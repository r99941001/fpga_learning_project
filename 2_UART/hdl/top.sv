==> flow/design.v <==
module button (
    input logic clk,
    input logic btn0,
    output logic btn_out
);
logic btn_ff1;
logic btn_ff2;
logic btn_ff3;
localparam int COUNT_MAX = 128;
logic [$clog2(COUNT_MAX)-1:0] counter = '0;
logic btn_filter ='0;
always_ff @( posedge clk ) begin
    btn_ff1 <=btn0;
    btn_ff2 <=btn_ff1;
    btn_ff3 <=btn_ff2;  
end
always_ff @( posedge clk) begin
    if (btn_ff3 == btn_ff2 && counter <COUNT_MAX-1) counter <= counter +1;
    else if (btn_ff3 == btn_ff2 && counter == COUNT_MAX-1) btn_filter <=btn_ff3;
    else if (btn_ff3 != btn_ff2) counter <=0;
    btn_out <= btn_filter;
end
endmodule
module reset_signal(
    input logic clk,
    input logic ck_rst,
    output logic rst
);
logic rst_ff1;
logic rst_ff2;
always_ff @ (posedge clk)
begin
    rst_ff1 <= ck_rst;
    rst_ff2 <= rst_ff1;
    rst <= rst_ff2; 
end
endmodule
module top (
    input logic clk,   
    input logic ck_rst,
    input logic btn0,
    input logic uart_txd_in,
    output logic uart_rxd_out
);
logic rst;
logic btn_out;
logic [7:0]data_in = 'ha5;
reset_signal rst_signal(
  .clk (clk),
  .ck_rst (ck_rst),
  .rst (rst)
);
button button (
    .clk (clk),
    .btn0 (btn0),
    .btn_out (btn_out)
);
logic btn_ff1;
logic btn_re;
always_ff @( posedge clk ) begin
    btn_ff1 <= btn_out;
    btn_re <= btn_out && !btn_ff1; 
end
uart_tx #(
    .CLK_FREQ  (100E6), 
    .BAUD_RATE (115200)) 
uartx (
    .clk     (clk),
    .rst     (rst),
    .data_in (data_in),
    .send    (btn_re),
    .tx      (uart_rxd_out),
    .busy    ()
);
endmodule
module uart_tx #(
    parameter DATA_WIDTH = 8,
    parameter CLK_FREQ = 100_000_000,   
    parameter BAUD_RATE = 115200
)(
    input  logic clk,
    input  logic rst,              
    input  logic [7:0] data_in,
    input  logic send,
    output logic tx,  
    output logic busy              
);
localparam FRAME_WIDTH = DATA_WIDTH + 3;     
localparam integer CLKS_PER_BIT = CLK_FREQ / BAUD_RATE;  
logic [FRAME_WIDTH-1:0] shift_reg;           
logic [$clog2(CLKS_PER_BIT)-1:0] baud_cnt;   
logic [$clog2(FRAME_WIDTH+1)-1:0] bit_cnt;   
assign tx = shift_reg[0];
always_ff @(posedge clk) begin
    if (!rst) begin
        shift_reg <= '1;          
        baud_cnt  <= '0;
        bit_cnt   <= '0;
        busy      <= '0;          
    end
    else begin
        if (!busy && send) begin
            shift_reg <= {2'b11, data_in, 1'b0};
            baud_cnt  <= '0;
            bit_cnt   <= '0;
            busy      <= '1;                        
        end
        else if (busy && bit_cnt < DATA_WIDTH+3) begin
            if (baud_cnt < CLKS_PER_BIT+1) begin
                baud_cnt <= baud_cnt +1;
            end
            else begin
                baud_cnt <= '0;
                shift_reg <= {1'b1, shift_reg[10:1]};
                bit_cnt   <= bit_cnt + 1;
            end 
        end
        else if (bit_cnt == DATA_WIDTH+3) begin
            bit_cnt <= '0;
            busy    <= '0;
        end
    end    
end
endmodule
# --- Step by step through the tools: top ---
# Tool output for the design above, in the order of the flow.
# Lines are those of the file above, counted from 1.
# Operators: Yosys type, input widths -> output width; for muxes data width and select width s.
# Cell names lack the library's common part.
setup:
  top: "top"
  clock_port: "clk"
  cell_library: "sky130hd"
  pvt_corner: "tt_025C_1v80"

# --- Word level ---
# Source: Yosys, flattened and elaborated, memories not mapped. Widths are those after wreduce. Registers that Yosys merges into a memory's read port (data or address) are not register bits. Print and check cells do not count. Equal cells are merged and count once.
word_totals:
  reg_bits: 40
  in_bits: 4
  output_inout_bits: 1
  elab_cells: 64
op_classes:
  addsub: 3
  cmp: 3
  n_eq: 8
  muxes: 13
  bitwise: 3
  n_reduce_logical: 18
op_table:
  columns: ["cell", "count"]
  rows:
  - ["$mux 8", 3]
  - ["$mux 7", 3]
  - ["$reduce_and 2->1", 6]
  - ["$mux 4", 3]
  - ["$add 10x1->10 const B", 1]
  - ["$lt 10x10->1 const B", 1]
  - ["$mux 10", 1]
  - ["$reduce_bool 2->1", 4]
  - ["$add 7x1->7 const B", 1]
  - ["$lt 7x7->1 const B", 1]
  - ["$eq 7x7->1 const B", 1]
  - ["$ne 2x1->1 const B", 3]
  - ["$logic_and 1x1->1", 5]
  - ["$add 4x1->4 const B", 1]
  - ["$lt 4x4->1 const B", 1]
  - ["$eq 4x4->1 const B", 1]
  - ["$not 1->1", 3]
  - ["$mux 1", 3]
  - ["$logic_not 1->1", 2]
  - ["$ne 2x2->1 const B", 1]
  - ["$reduce_or 2->1", 1]
  - ["$eq 1x1->1", 1]
  - ["$ne 1x1->1", 1]

# --- Depth ---
# Depth = most cells in a row (Yosys ltp): at word level without a register or memory, in the mapped netlist without a sequential cell, where the memories' decode and read muxes count.
logic_depth:
  word_depth: 4
  ABC_AREA: 0
  ltp_mapped: 8
  ltp_nobuf: 6

# --- Synthesis result ---
# Source: synth_stat.txt of the flow (Yosys; design flattened, memories mapped). It holds for the ABC_AREA given above (unset counts as 0); a run with the other value may have another netlist.
types:
  columns: ["cell_type", "count", "area_total_um2"]
  rows:
  - ["dfxtp_1", 32, 640.614]
  - ["edfxtp_1", 8, 240.23]
  - ["nor3_2", 10, 100.096]
  - ["xnor2_1", 9, 78.826]
  - ["mux2i_1", 7, 70.067]
  - ["nor2_1", 15, 56.304]
  - ["o211ai_1", 7, 52.55]
  - ["xor2_1", 6, 52.55]
  - ["ha_1", 4, 50.048]
  - ["nand2_1", 12, 45.043]
  - ["buf_12", 2, 40.038]
  - ["o311ai_2", 2, 32.531]
  - ["and3_1", 5, 31.28]
  - ["nand3_1", 6, 30.029]
  - ["o21a_4", 2, 30.029]
  - ["inv_1", 7, 26.275]
  - ["nand4_1", 3, 18.768]
  - ["nor2b_1", 3, 18.768]
# Other cell types: 21; their cells: 30.
synth_totals:
  mapped_cells: 170
  yosys_area_um2: 1833.0
  ff_cells: 40
  buffers: 6
# By module: a second synthesis without flattening, with its own total; a netlist apart from the flattened one above.
unflattened:
  cells_unflattened: 186
  hier_area_um2: 1836.8
# Rows give one instance, submodules left out.
modules:
  columns: ["module", "instances", "n_cells", "mod_area_um2"]
  rows:
  - ["uart_tx", 1, 139, 1223.7]
  - ["button", 1, 39, 491.7]
  - ["top", 1, 5, 61.3]
  - ["reset_signal", 1, 3, 60.1]

# --- Timing after synthesis ---
# Path of least setup slack by OpenSTA after synthesis, without wires, with an ideal clock, recovery checks aside; 20% of the period is set as input and as output delay. Where synthesis merged equal registers, the netlist keeps one of their names.
synth_path:
  path_type: "register to register"
  start: "register button.counter[0]"
  end: "register button.btn_filter"
  period_ps: 3060
  t_arrival_ps: 1254
  required_time_ps: 2760
  slack_ps: 1506
  delay_ps: 1554
  driving_pins: 5
  path_buffers: 0
  period_less_setup_slack_ps: 1554
# "delay_ps" = arrival - input delay + setup time.
# "driving_pins": output pins that drive a net of the path, with the launching flip-flop's if there is one; two outputs of one cell count as two.
# "period_less_setup_slack_ps" is the clock period less the worst setup slack; recovery checks do not enter. This is arithmetic on one report: input and output delays are still those of the set period (20% each).
# The rows between start and end are the longest chain of elaborated cells between them; the timing report does not say that the signal goes this way. Where chains are equally long, one stands for them.
# A line is the first line of the expression or statement that the cell stems from. Yosys adds cells for indexed reads and writes and turns some case tables into memories.
synth_between:
  path_cell_list: "edfxtp_1 and3_1 nand3_1 or3_1 nor2_1"
  elab_chain_cells: 4
synth_lines:
  columns: ["item", "line_no", "rtl"]
  rows:
  - ["start: declaration", 10, "logic [$clog2(COUNT_MAX)-1:0] counter = '0;"]
  - ["start: assignment", 18, "if (btn_ff3 == btn_ff2 && counter <COUNT_MAX-1) counter <= counter +1;"]
  - ["start: assignment", 20, "else if (btn_ff3 != btn_ff2) counter <=0;"]
  - ["$lt 7x7->1", 18, null]
  - ["$logic_and 1x1->1", 18, null]
  - ["$not 1->1", null, null]
  - ["$reduce_and 2->1", null, null]
  - ["end: assignment", 19, "else if (btn_ff3 == btn_ff2 && counter == COUNT_MAX-1) btn_filter <=btn_ff3;"]
  - ["end: declaration", 11, "logic btn_filter ='0;"]

# --- Timing after layout ---
# Path of least setup slack in the final report of record 2 (OpenROAD, finished layout, wires in). Where an end is a register, its clock arrival counts in the times.
# The path's times are printed in steps of 10 ps; the period is the one set.
layout_path:
  path_type: "register to register"
  start: "register uartx.bit_cnt[1]"
  end: "register uartx.bit_cnt[2]"
  period_ps: 1130
  t_arrival_ps: 1630
  required_time_ps: 1360
  slack_ps: -280
  driving_pins: 7
  path_buffers: 1
# The rows between start and end are the longest chain of elaborated cells between them; the timing report does not say that the signal goes this way. Where chains are equally long, one stands for them.
# At most two assigning lines are given for a register; there are more.
layout_between:
  path_cell_list: "dfxtp_2 ha_4 o21a_4 nor2_4 buf_6 o211a_1 mux2i_1"
  elab_chain_cells: 4
layout_lines:
  columns: ["item", "line_no", "rtl"]
  rows:
  - ["start: declaration", 92, "logic [$clog2(FRAME_WIDTH+1)-1:0] bit_cnt;"]
  - ["start: assignment", 98, "bit_cnt   <= '0;"]
  - ["start: assignment", 115, "bit_cnt   <= bit_cnt + 1;"]
  - ["$lt 4x4->1", 108, "else if (busy && bit_cnt < DATA_WIDTH+3) begin"]
  - ["$logic_and 1x1->1", 108, null]
  - ["$ne 2x2->1", null, null]
  - ["$reduce_and 2->1", null, null]
  - ["end: assignment", 105, "bit_cnt   <= '0;"]
  - ["end: assignment", 115, null]
  - ["end: declaration", 92, null]

Appendix: measured runs

Design top on sky130hd. What follows are 2 stored runs of the flow, each under its own settings; their order means nothing. The constraints put input and output delay at 20% of the set period each and load the outputs with 0.01 pF.
"worst_setup_path_time_ps" is the time allowed to the run's worst setup path (the clock period less input and output delay, where it has them) less its slack. Clock arrival times count: a late capture clock shortens it, a late launch clock lengthens it.
"worst_setup_path_time_ps" is known to 10 ps.

--- record 1 ---
==> flow/run.sh <==
#!/bin/bash
# the make line also repeats the synthesis and layout settings of config.mk as NAME=value (left out here)
make -C /OpenROAD-flow-scripts/flow DESIGN_CONFIG=/design/flow/config.mk WORK_HOME=/design/flow/orfs CLKGATE_MAP_FILE= finish
==> flow/config.mk <==
export PLATFORM = sky130hd
export DESIGN_NAME = top
export DESIGN_NICKNAME = top
export VERILOG_FILES = /design/flow/design.v
export SDC_FILE = /design/flow/constraint.sdc
export NUM_CORES = 4
export LEC_CHECK = 0
export CAP_MARGIN = 20
export CELL_PAD_IN_SITES_DETAIL_PLACEMENT = 2
export CORE_ASPECT_RATIO = 1.71
export CORE_MARGIN = 2
export CORE_UTILIZATION = 69
export CTS_CLUSTER_DIAMETER = 399
export GPL_TIMING_DRIVEN = 1
export HOLD_SLACK_MARGIN = -0.04
export SETUP_SLACK_MARGIN = -0.22
export SLEW_MARGIN = 20
export TNS_END_PERCENT = 45
==> flow/constraint.sdc <==
create_clock -name core_clock -period 2.29 [get_ports {clk}]
set_input_delay 0.4580 -clock core_clock [delete_from_list [all_inputs] [get_ports {clk}]]
set_output_delay 0.4580 -clock core_clock [all_outputs]
set_load 0.01 [all_outputs]

==> results, as YAML <==
outcome: "no final report: placement broke off with DPL-0033"

--- record 2 ---
==> flow/run.sh <==
#!/bin/bash
# the make line also repeats the synthesis and layout settings of config.mk as NAME=value (left out here)
make -C /OpenROAD-flow-scripts/flow DESIGN_CONFIG=/design/flow/config.mk WORK_HOME=/design/flow/orfs CLKGATE_MAP_FILE= finish
==> flow/config.mk <==
export PLATFORM = sky130hd
export DESIGN_NAME = top
export DESIGN_NICKNAME = top
export VERILOG_FILES = /design/flow/design.v
export SDC_FILE = /design/flow/constraint.sdc
export NUM_CORES = 4
export LEC_CHECK = 0
export ABC_AREA = 0
export CAP_MARGIN = 10
export CORE_ASPECT_RATIO = 1.24
export CORE_MARGIN = 5
export CORE_UTILIZATION = 41
export CTS_CLUSTER_SIZE = 36
export PLACE_DENSITY_LB_ADDON = 0.29
export SETUP_SLACK_MARGIN = 0.23
export SLEW_MARGIN = 20
==> flow/constraint.sdc <==
create_clock -name core_clock -period 1.13 [get_ports {clk}]
set_input_delay 0.2260 -clock core_clock [delete_from_list [all_inputs] [get_ports {clk}]]
set_output_delay 0.2260 -clock core_clock [all_outputs]
set_load 0.01 [all_outputs]

==> results, as YAML <==
results:
  tns_setup_ps: -8796
  final_stdcell_area_um2: 2503.7
  worst_setup_path_time_ps: 1410
  worst_path_kind: "register to register"
  design.die.area_um2: 5915.6
  timing.setup.ws_ps: -275
  synth_chip_area_um2: 1833.0
