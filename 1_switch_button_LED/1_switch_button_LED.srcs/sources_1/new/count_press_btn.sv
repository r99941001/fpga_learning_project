==> flow/design.v <==
`timescale 1ns / 1ps
module count_press_btn(
    input logic clk,   
    input logic sw0,
    input logic btn0,
    output logic [3:0] led
    );
    logic sw_ff1;      
    logic sw_ff2;
    always_ff@ (posedge clk)
    begin
        sw_ff1 <= sw0;
        sw_ff2 <= sw_ff1;
    end
    logic btn_ff1;     
    logic btn_ff2;
    logic btn_ff3;
    logic led0_in;
    logic led0_out;
    logic ctrl;
    always_ff @ (posedge clk)
    begin
        btn_ff1 <=btn0;
        btn_ff2 <=btn_ff1;
        btn_ff3 <=btn_ff2;  
    end
    localparam int COUNT_MAX = 128;
    logic [$clog2(COUNT_MAX)-1:0] counter_filter = '0;
    logic btn_filter;
    logic btn_filter_ff;
    always_ff @ (posedge clk)
    begin
        if(btn_ff2 == btn_ff3 && counter_filter < COUNT_MAX-1)   
        begin
            counter_filter<=counter_filter+1;
        end
        else if (btn_ff2 != btn_ff3)  
        begin
            counter_filter<=0;
        end
        if (counter_filter == COUNT_MAX-1) btn_filter <=btn_ff3;  
        btn_filter_ff <= btn_filter;   
        if(btn_filter_ff == 1 && btn_filter == 0)  
        begin
            ctrl <= ~ctrl;                          
        end
    end 
    logic [3:0] counter = '0;
    always_ff @ (posedge clk)
    begin
        if(btn_filter_ff == 1 && btn_filter == 0 )  
        begin
            counter <=counter +1;                          
        end
        led <= counter;
    end
endmodule
### Tool chain data of count_press_btn

What the tools print for count_press_btn, step after step.
Lines are those of the file above, counted from 1.
Cell names lack the library's common part.
The mark - stands for no value.

| design | value |
|---|---|
| top module | count_press_btn |
| clock | clk |
| library | sky130hd |
| corner | tt_025C_1v80 |

### After elaboration

Source: Yosys, flattened and elaborated, memories not mapped. Widths are those after wreduce. Registers that Yosys merges into a memory's read port (data or address) are not register bits. Print and check cells do not count. Equal cells are merged and count once.

| word-level totals | value |
|---|---|
| bits in registers | 20 |
| input port bits | 3 |
| elaborated cells | 20 |

| cells by class | value |
|---|---|
| add/subtract/negate cells | 2 |
| order comparisons | 1 |
| eq/ne operators | 3 |
| mux-type cells | 2 |
| bitwise operators | 1 |
| reductions and logical operators | 3 |

Operator list:

| operator | number |
|---|---|
| 2-to-1 mux 7 bit | 2 |
| adder 7 x 1 -> 7 bit with constant B | 1 |
| less-than comparator 7 bit with constant B | 1 |
| == test 7 bit with constant B | 1 |
| adder 4 x 1 -> 4 bit with constant B | 1 |
| logical AND 1 bit | 2 |
| nonzero test 2 bit | 1 |
| == test 1 bit | 1 |
| inequality test 1 bit | 1 |
| NOT 1 bit | 1 |

### Longest topological paths

Longest topological path by Yosys (ltp), each cell counted once; first at word level (registers and memories cut), then after technology mapping (sequential cells cut; the memories' decode and read muxes count).

| depth | value |
|---|---|
| depth after elaboration | 3 |
| ABC_AREA | 1 |
| depth in mapped cells | 7 |
| mapped depth without buffers | 7 |

### Mapped cells and area

Yosys stat after the flow's synthesis: flattened, memories mapped to cells. It holds for the ABC_AREA given above (unset counts as 0); a run with the other value may have another netlist.

Cell types:

| cell | number | total area (µm²) |
|---|---|---|
| edfxtp_1 | 12 | 360.346 |
| dfxtp_1 | 8 | 160.154 |
| inv_1 | 9 | 33.782 |
| nor2_1 | 7 | 26.275 |
| xnor2_1 | 3 | 26.275 |
| xor2_1 | 3 | 26.275 |
| ha_1 | 2 | 25.024 |
| nand3_1 | 5 | 25.024 |
| nand2_1 | 5 | 18.768 |
| nand2_2 | 3 | 18.768 |
| nor2_2 | 2 | 12.512 |
| nand2_4 | 1 | 11.261 |
| nor2_4 | 1 | 11.261 |
| nand3_2 | 1 | 10.01 |
| a21oi_2 | 1 | 8.758 |
| o21bai_1 | 1 | 7.507 |

| synthesis totals | value |
|---|---|
| cells in the netlist | 64 |
| cell area after synthesis | 782.0 µm² |
| mapped flip-flops | 20 |
| buffer cells | 0 |

### Path before layout

OpenSTA on the mapped netlist: ideal clock, no wires. The path of least setup slack (recovery checks aside). Input and output delay are each 20% of the period. Register names are those of the netlist, which keeps one name where synthesis merged equal registers.

| path post-synthesis | value |
|---|---|
| kind | reg2reg |
| start point | register counter_filter[0] |
| end point | register counter_filter[6] |
| period | 1580 ps |
| time at the first pin | 0 ps |
| arrival time | 917 ps |
| data required time | 1327 ps |
| slack | 410 ps |
| path delay | 1170 ps |
| stages on the path | 8 |
| path buffers | 0 |
| period reached after synthesis | 1170 ps |

"path delay" is the arrival time less input delay plus setup time.
"stages on the path": output pins that drive a net of the path, with the launching flip-flop's if there is one; two outputs of one cell count as two.
"period reached after synthesis" is the clock period less the worst setup slack; recovery checks do not enter. This is arithmetic on one report: input and output delays are still those of the set period (20% each).
Between the ends stands the longest chain of elaborated cells between them, by number of cells; it is not shown to be the way that was timed. Of several equally long chains one is given.
A line is the first line of the expression or statement that the cell stems from. Yosys adds cells for indexed reads and writes and turns some case tables into memories.
Ways into the end's enable are left out, as the timed path ends at the data pin.

| between the ends, post-synthesis | value |
|---|---|
| cell sequence | edfxtp_1 -> ha_1 -> nand2_1 -> inv_1 -> nand2_1 -> nand2_1 -> nand2_1 -> nor2_1 |
| length of the longest elaborated chain | 3 |

Ends and longest elaborated chain, post-synthesis:

| what | RTL line | RTL |
|---|---|---|
| start: declaration | 28 | `logic [$clog2(COUNT_MAX)-1:0] counter_filter = '0;` |
| start: assignment | 35 | `counter_filter<=counter_filter+1;` |
| start: assignment | 39 | `counter_filter<=0;` |
| less-than comparator 7 bit | 33 | `if(btn_ff2 == btn_ff3 && counter_filter < COUNT_MAX-1)` |
| logical AND 1 bit | 33 |  |
| 2-to-1 mux 7 bit | 33 |  |
| end: assignment | 35 |  |
| end: assignment | 39 |  |
| end: declaration | 28 |  |

### Timing after layout

Path of least setup slack in the final report of run 1 (OpenROAD, finished layout, wires in). Where an end is a register, its clock arrival counts in the times.
The path's times are printed in steps of 10 ps; the period is the one set.

| path after layout | value |
|---|---|
| kind | reg2out |
| start point | register led[1] |
| end point | output port led[1] |
| period | 1770 ps |
| external output delay | 350 ps |
| time at the first pin | 290 ps |
| arrival time | 1140 ps |
| data required time | 1420 ps |
| slack | 280 ps |
| stages on the path | 2 |
| path buffers | 1 |

| between the ends, after layout | value |
|---|---|
| cell sequence | dfxtp_1 -> clkdlybuf4s50_1 |
| length of the longest elaborated chain | 0 |

Ends and longest elaborated chain, after layout:

| what | RTL line | RTL |
|---|---|---|
| start: declaration | 6 | `output logic [3:0] led` |
| start: assignment | 55 | `led <= counter;` |
| end: declaration | 6 |  |

Add stored flow runs of count_press_btn

Record of 2 stored runs of the RTL-to-layout flow on count_press_btn, platform sky130hd. The runs are unordered. Constraints: input delay and output delay 20% of the set period each, output load 0.01 pF.
"achieved clock period" is the run's clock period less its worst setup slack. It is reckoned from that one timing run; input and output delays stay at 20% of the period that was set.
By "worst path time" is meant the share of the clock period that the worst setup path is allowed (20% is reserved at inputs, 20% at outputs), minus its slack. Clock arrival times at its registers enter into it.
"total power after layout" is the tool's figure for a default switching activity; nothing was simulated.
"worst path time" is known to 10 ps.

## Run 1

==> flow/run.sh <==
#!/bin/bash
# the make line also repeats the synthesis and layout settings of config.mk as NAME=value (left out here)
make -C /OpenROAD-flow-scripts/flow DESIGN_CONFIG=/design/flow/config.mk WORK_HOME=/design/flow/orfs CLKGATE_MAP_FILE= finish
==> flow/config.mk <==
export PLATFORM = sky130hd
export DESIGN_NAME = count_press_btn
export DESIGN_NICKNAME = count_press_btn
export VERILOG_FILES = /design/flow/design.v
export SDC_FILE = /design/flow/constraint.sdc
export NUM_CORES = 4
export LEC_CHECK = 0
export ABC_AREA = 1
export CAP_MARGIN = 35
export CELL_PAD_IN_SITES_DETAIL_PLACEMENT = 0
export CORE_ASPECT_RATIO = 0.57
export CORE_MARGIN = 7
export CORE_UTILIZATION = 45
export CTS_CLUSTER_DIAMETER = 220
export CTS_CLUSTER_SIZE = 64
export MAX_ROUTING_LAYER = met4
export MIN_ROUTING_LAYER = met1
export PLACE_DENSITY_LB_ADDON = 0.27
export SLEW_MARGIN = 20
export TNS_END_PERCENT = 60
==> flow/constraint.sdc <==
create_clock -name core_clock -period 1.77 [get_ports {clk}]
set_input_delay 0.3540 -clock core_clock [delete_from_list [all_inputs] [get_ports {clk}]]
set_output_delay 0.3540 -clock core_clock [all_outputs]
set_load 0.01 [all_outputs]

| result of run 1 | value |
|---|---|
| setup total negative slack | 0 ps |
| total power after layout | 773.7 uW |
| worst-case hold slack | 339 ps |
| mapped cell area after synthesis | 782.0 µm² |
| worst setup slack after layout | 277 ps |
| worst path time | 1140 ps |
| kind of the worst setup path | reg2out |
| utilization | 53.9% |
| total die area | 3147.6 µm² |
| achieved clock period | 1493 ps |
| standard-cell area of the final layout | 882.1 µm² |

## Run 2

==> flow/run.sh <==
#!/bin/bash
# the make line also repeats the synthesis and layout settings of config.mk as NAME=value (left out here)
make -C /OpenROAD-flow-scripts/flow DESIGN_CONFIG=/design/flow/config.mk WORK_HOME=/design/flow/orfs CLKGATE_MAP_FILE= finish
==> flow/config.mk <==
export PLATFORM = sky130hd
export DESIGN_NAME = count_press_btn
export DESIGN_NICKNAME = count_press_btn
export VERILOG_FILES = /design/flow/design.v
export SDC_FILE = /design/flow/constraint.sdc
export NUM_CORES = 4
export LEC_CHECK = 0
export ABC_AREA = 1
export CAP_MARGIN = 0
export CELL_PAD_IN_SITES_DETAIL_PLACEMENT = 2
export CORE_MARGIN = 4
export CORE_UTILIZATION = 56
export CTS_CLUSTER_DIAMETER = 390
export GPL_TIMING_DRIVEN = 0
export HOLD_SLACK_MARGIN = -0.02
export MAX_ROUTING_LAYER = met5
export MIN_ROUTING_LAYER = met1
export PLACE_DENSITY_LB_ADDON = 0.11
export SETUP_SLACK_MARGIN = 0.07
export SLEW_MARGIN = 10
export TNS_END_PERCENT = 75
==> flow/constraint.sdc <==
create_clock -name core_clock -period 2.5 [get_ports {clk}]
set_input_delay 0.5000 -clock core_clock [delete_from_list [all_inputs] [get_ports {clk}]]
set_output_delay 0.5000 -clock core_clock [all_outputs]
set_load 0.01 [all_outputs]

Run 2: stopped before the end: clock tree synthesis reported DPL-0033
